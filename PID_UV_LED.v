==> flow/design.v <==
`timescale 1ns / 1ps
module PID_UV_LED(
    input wire          clk         ,             
    input wire          rst_n       , 
    input wire [31:0]   P_measure           ,       
    input wire [31:0]   P_target    , 
    output reg [31:0]   i_current 
);
parameter KP = 32'd41943040;         
parameter KI = 32'd838861;         
parameter KD = 32'd83886;         
reg [31:0] error;          
reg [31:0] integral;       
reg [31:0] previous_error;  
reg [31:0] derivative;     
reg [31:0] control_signal;  
always @(posedge clk ) begin
    if (!rst_n) begin
        i_current       <= 32'd0;
        error           <= 32'd0;
        integral        <= 32'd0;
        previous_error  <= 32'd0;
        derivative      <= 32'd0;
        control_signal  <= 32'd0;
    end else begin
        error <= P_target - P_measure;
        integral <= integral + error;
        derivative <= error - previous_error ;
        control_signal <= ((KP * error) >> 23) + ((KI * integral) >> 23) + ((KD * derivative) >> 23);
        i_current <= i_current + control_signal;
        if (i_current < 32'd0) begin
            i_current <= 32'd0;
        end else if (i_current > 32'd167772 ) begin  
            i_current <= 32'd167772  ;
        end
        previous_error <= error;
    end
end
endmodule
==> Reports on PID_UV_LED <==
The steps from the RTL of PID_UV_LED to its reports follow in flow order.
Line numbers count from 1 in the design file above.
Cell names lack the library's common part.
{ "setup": {"top_module": "PID_UV_LED", "clk_port": "clk", "cell_library": "sky130hd", "pvt_corner": "tt_025C_1v80"} }

==> Elaborated design <==
Source: Yosys, flattened and elaborated, memories not mapped. Widths are those after wreduce. Registers that Yosys merges into a memory's read port (data or address) are not register bits. Print and check cells do not count. Equal cells are merged and count once.
{ "classes": {"mul": 3, "logic": 1, "muxes": 1, "n_reduce_logical": 2, "compare": 2, "add_sub_neg": 6} }
{ "op_table": {"columns": ["operator", "count"], "rows": [
  ["multiplier 20 x 32 -> 32 bit (first input constant)", 1],
  ["multiplier 16 x 32 -> 31 bit (first input constant)", 1],
  ["multiplier 3 x 32 -> 9 bit (first input constant)", 1],
  ["adder 32 bit", 2],
  ["subtractor 32 bit", 2],
  ["less-than comparator 32 x 1 -> 1 bit (second input constant)", 1],
  ["> comparator 32 x 18 -> 1 bit (second input constant)", 1],
  ["2-to-1 mux 18 bit", 1],
  ["adder 10 x 9 -> 11 bit", 1],
  ["adder 9 x 9 -> 10 bit", 1],
  ["OR reduction 3 bit", 1],
  ["OR reduction 2 bit", 1],
  ["inverter 1 bit", 1]
]} }
{ "word_totals": {"output_inout_bits": 32, "wordCells": 22, "regBits": 192} }

==> Depth <==
Depth = most cells in a row (Yosys ltp): at word level without a register or memory, in the mapped netlist without a sequential cell, where the memories' decode and read muxes count.
{ "logic_depth": {"word_depth": 3, "ABC_AREA": 0, "ltp_mapped": 33, "mapped_depth_nobuf": 33} }

==> Mapped cells and area <==
The flow's flattened synthesis, as Yosys stat reports it; memories are mapped. The netlist is that of the ABC_AREA named above (0 if unset); the other value can give another one.
{ "types": {"columns": ["type", "count", "type_area_um2"], "rows": [
  ["fa_1", 339, 6.79E+03],
  ["ha_1", 420, 5255.04],
  ["dfxtp_1", 169, 3.38E+03],
  ["inv_1", 635, 2.38E+03],
  ["xnor2_1", 84, 735.706],
  ["a21oi_1", 111, 555.533],
  ["a21o_1", 58, 435.418],
  ["nor2_1", 116, 435.418],
  ["xor2_1", 45, 394.128],
  ["o21ai_0", 58, 290.278],
  ["and2_1", 42, 262.752],
  ["nand2_1", 59, 221.462],
  ["nor3_1", 37, 185.178],
  ["o21a_1", 22, 165.158],
  ["nand2b_1", 26, 162.656],
  ["mux2i_1", 13, 130.125],
  ["nand3_1", 23, 115.11],
  ["and3_1", 18, 112.608]
]} }
Not listed: further types 59, cells in them 215.
{ "synth_totals": {"ffs": 169, "seq_area_um2": 3383.2, "buf_cells": 21, "cells": 2490, "area_um2": 23632.7} }

==> Timing after synthesis <==
Source: OpenSTA report_checks on the synthesized netlist (no wires, ideal clock, input and output delay 20% of the period each), path of least setup slack; recovery checks are left aside. Register names are those of the netlist, which keeps one name where synthesis merged equal registers.
{ "synth_path": {"path_type": "register to register", "startpoint": "reg integral[1]", "endpoint": "reg control_signal[9]", "path_buffers": 0, "delay_ns": 7.350, "arrival_ns": 7.222, "setup_time_ns": 0.128, "path_stages": 32, "required_time_ns": 11.272, "launch_ns": 0.000, "setup_slack_ns": 4.051, "tclk_ns": 11.4, "period_less_setup_slack_ns": 7.349} }
"delay_ns" = arrival - input delay + setup time.
"path_stages": output pins that drive a net of the path, with the launching flip-flop's if there is one; two outputs of one cell count as two.
"period_less_setup_slack_ns" is the clock period less the worst setup slack; recovery checks do not enter. This is arithmetic on one report: input and output delays are still those of the set period (20% each).
Between the ends stands the longest chain of elaborated cells between them, by number of cells; it is not shown to be the way that was timed. Of several equally long chains one is given.
Each line given opens the expression or statement behind the cell; cells for indexed reads and writes are added by Yosys, which also makes memories of some case tables.
{ "synth_between": {"path_cell_list": "dfxtp_1 > ha_1 > xor2_1 > ha_1 > or2_2 > fa_1 > fa_1 > fa_1 > fa_1 > inv_1 > fa_1 > inv_1 > ha_1 > and2_1 > a221oi_1 > o211ai_1 > o211a_1 > nor2_1 > nor2b_1 > nor2_1 > xnor2_1 > fa_1 > fa_1 > a21oi_1 > nor2_1 > nor2_1 > o21bai_1 > a21oi_1 > o21bai_1 > a21oi_1 > xnor2_1 > nor2_1", "elab_chain_cells": 3, "cone_cells": 3, "lines_between": 1, "cone_classes": "add/sub (2); mul (1)"} }
{ "synth_rtl": {"columns": ["item", "line_no", "text"], "rows": [
  ["start, declared", 13, "reg [31:0] integral;"],
  ["start, assigned", 21, "integral        <= 32'd0;"],
  ["start, assigned", 27, "integral <= integral + error;"],
  ["multiplier 20 x 32 -> 32 bit", 29, "control_signal <= ((KP * error) >> 23) + ((KI * integral) >> 23) + ((KD * derivative) >> 23);"],
  ["adder 9 x 9 -> 10 bit", 29, null],
  ["adder 10 x 9 -> 11 bit", 29, null],
  ["end, assigned", 24, "control_signal  <= 32'd0;"],
  ["end, assigned", 29, null],
  ["end, declared", 16, "reg [31:0] control_signal;"]
]} }

==> Path in the finished layout <==
Path of least setup slack in the final report of record 1 (OpenROAD, finished layout, wires in). Where an end is a register, its clock arrival counts in the times.
{ "layout_path": {"path_type": "register to register", "startpoint": "reg integral[10]", "endpoint": "reg control_signal[9]", "launch_ns": 0.48, "arrival_ns": 7.78, "path_stages": 32, "tclk_ns": 7.44, "required_time_ns": 7.80, "path_buffers": 2, "setup_slack_ns": 0.02, "setup_time_ns": 0.12} }
Between the ends stands the longest chain of elaborated cells between them, by number of cells; it is not shown to be the way that was timed. Of several equally long chains one is given.
{ "layout_between": {"path_cell_list": "dfxtp_4 > ha_2 > buf_4 > fa_2 > ha_2 > fa_1 > fa_2 > fa_1 > inv_1 > fa_1 > inv_1 > ha_1 > a21o_1 > a2111oi_2 > buf_4 > o211ai_1 > o211a_1 > nor2_2 > xor2_1 > fa_1 > inv_1 > ha_2 > fa_2 > a21oi_2 > nor2_1 > nor2_1 > o21bai_1 > a21oi_2 > o21bai_1 > a21oi_1 > xnor2_1 > nor2_1", "elab_chain_cells": 3, "cone_cells": 3, "lines_between": 1, "cone_classes": "add/sub (2); mul (1)"} }
{ "layout_rtl": {"columns": ["item", "line_no", "text"], "rows": [
  ["start, declared", 13, "reg [31:0] integral;"],
  ["start, assigned", 21, "integral        <= 32'd0;"],
  ["start, assigned", 27, "integral <= integral + error;"],
  ["multiplier 20 x 32 -> 32 bit", 29, "control_signal <= ((KP * error) >> 23) + ((KI * integral) >> 23) + ((KD * derivative) >> 23);"],
  ["adder 9 x 9 -> 10 bit", 29, null],
  ["adder 10 x 9 -> 11 bit", 29, null],
  ["end, assigned", 24, "control_signal  <= 32'd0;"],
  ["end, assigned", 29, null],
  ["end, declared", 16, "reg [31:0] control_signal;"]
]} }

Appendix: measured runs

Below are 2 stored runs of the flow (Yosys, OpenROAD; platform sky130hd) on PID_UV_LED, each with its settings and what was measured, unordered. Constraints: input delay and output delay 20% of the set period each, output load 0.01 pF.
"achieved clock period (ns)": clock period set for the run, less the worst setup slack. It is reckoned from that one timing run; input and output delays stay at 20% of the period that was set.
"worst setup path time (ns)" is the time allowed to the run's worst setup path (the clock period less input and output delay, where it has them) less its slack. Clock arrival times count: a late capture clock shortens it, a late launch clock lengthens it.

settings of record 1
{
  "period_ns": 7.44,
  "CAP_MARGIN": 20,
  "CORE_MARGIN": 2,
  "CORE_UTILIZATION": 40,
  "SLEW_MARGIN": 20
}
report of record 1
yosys chip area after synthesis (um^2): 23632.7
finish__design__die__area: 61041.1
finish__design__instance__area__stdcell: 27963.1
finish__design__instance__utilization: 0.4765
finish__timing__setup__ws: 0.022
finish__timing__setup__tns: 0.000
finish__timing__hold__ws: 0.519
achieved clock period (ns): 7.418
worst setup path time (ns): 7.42
worst setup path kind: register to register

settings of record 2
{
  "period_ns": 4.78,
  "CORE_UTILIZATION": 27,
  "SETUP_SLACK_MARGIN": 1.25,
  "PLACE_DENSITY_LB_ADDON": 0.29,
  "CELL_PAD_IN_SITES_GLOBAL_PLACEMENT": 2,
  "GPL_TIMING_DRIVEN": 0,
  "GPL_ROUTABILITY_DRIVEN": 1,
  "CTS_CLUSTER_SIZE": 65,
  "MIN_ROUTING_LAYER": "met2",
  "CAP_MARGIN": 20,
  "CORE_MARGIN": 2,
  "SLEW_MARGIN": 20
}
report of record 2
yosys chip area after synthesis (um^2): 23632.7
finish__design__die__area: 89910.0
finish__design__instance__area__stdcell: 27886.7
finish__design__instance__utilization: 0.3214
finish__timing__setup__ws: -3.131
finish__timing__setup__tns: -28.802
finish__timing__hold__ws: 0.505
achieved clock period (ns): 7.911
worst setup path time (ns): 7.91
worst setup path kind: register to register
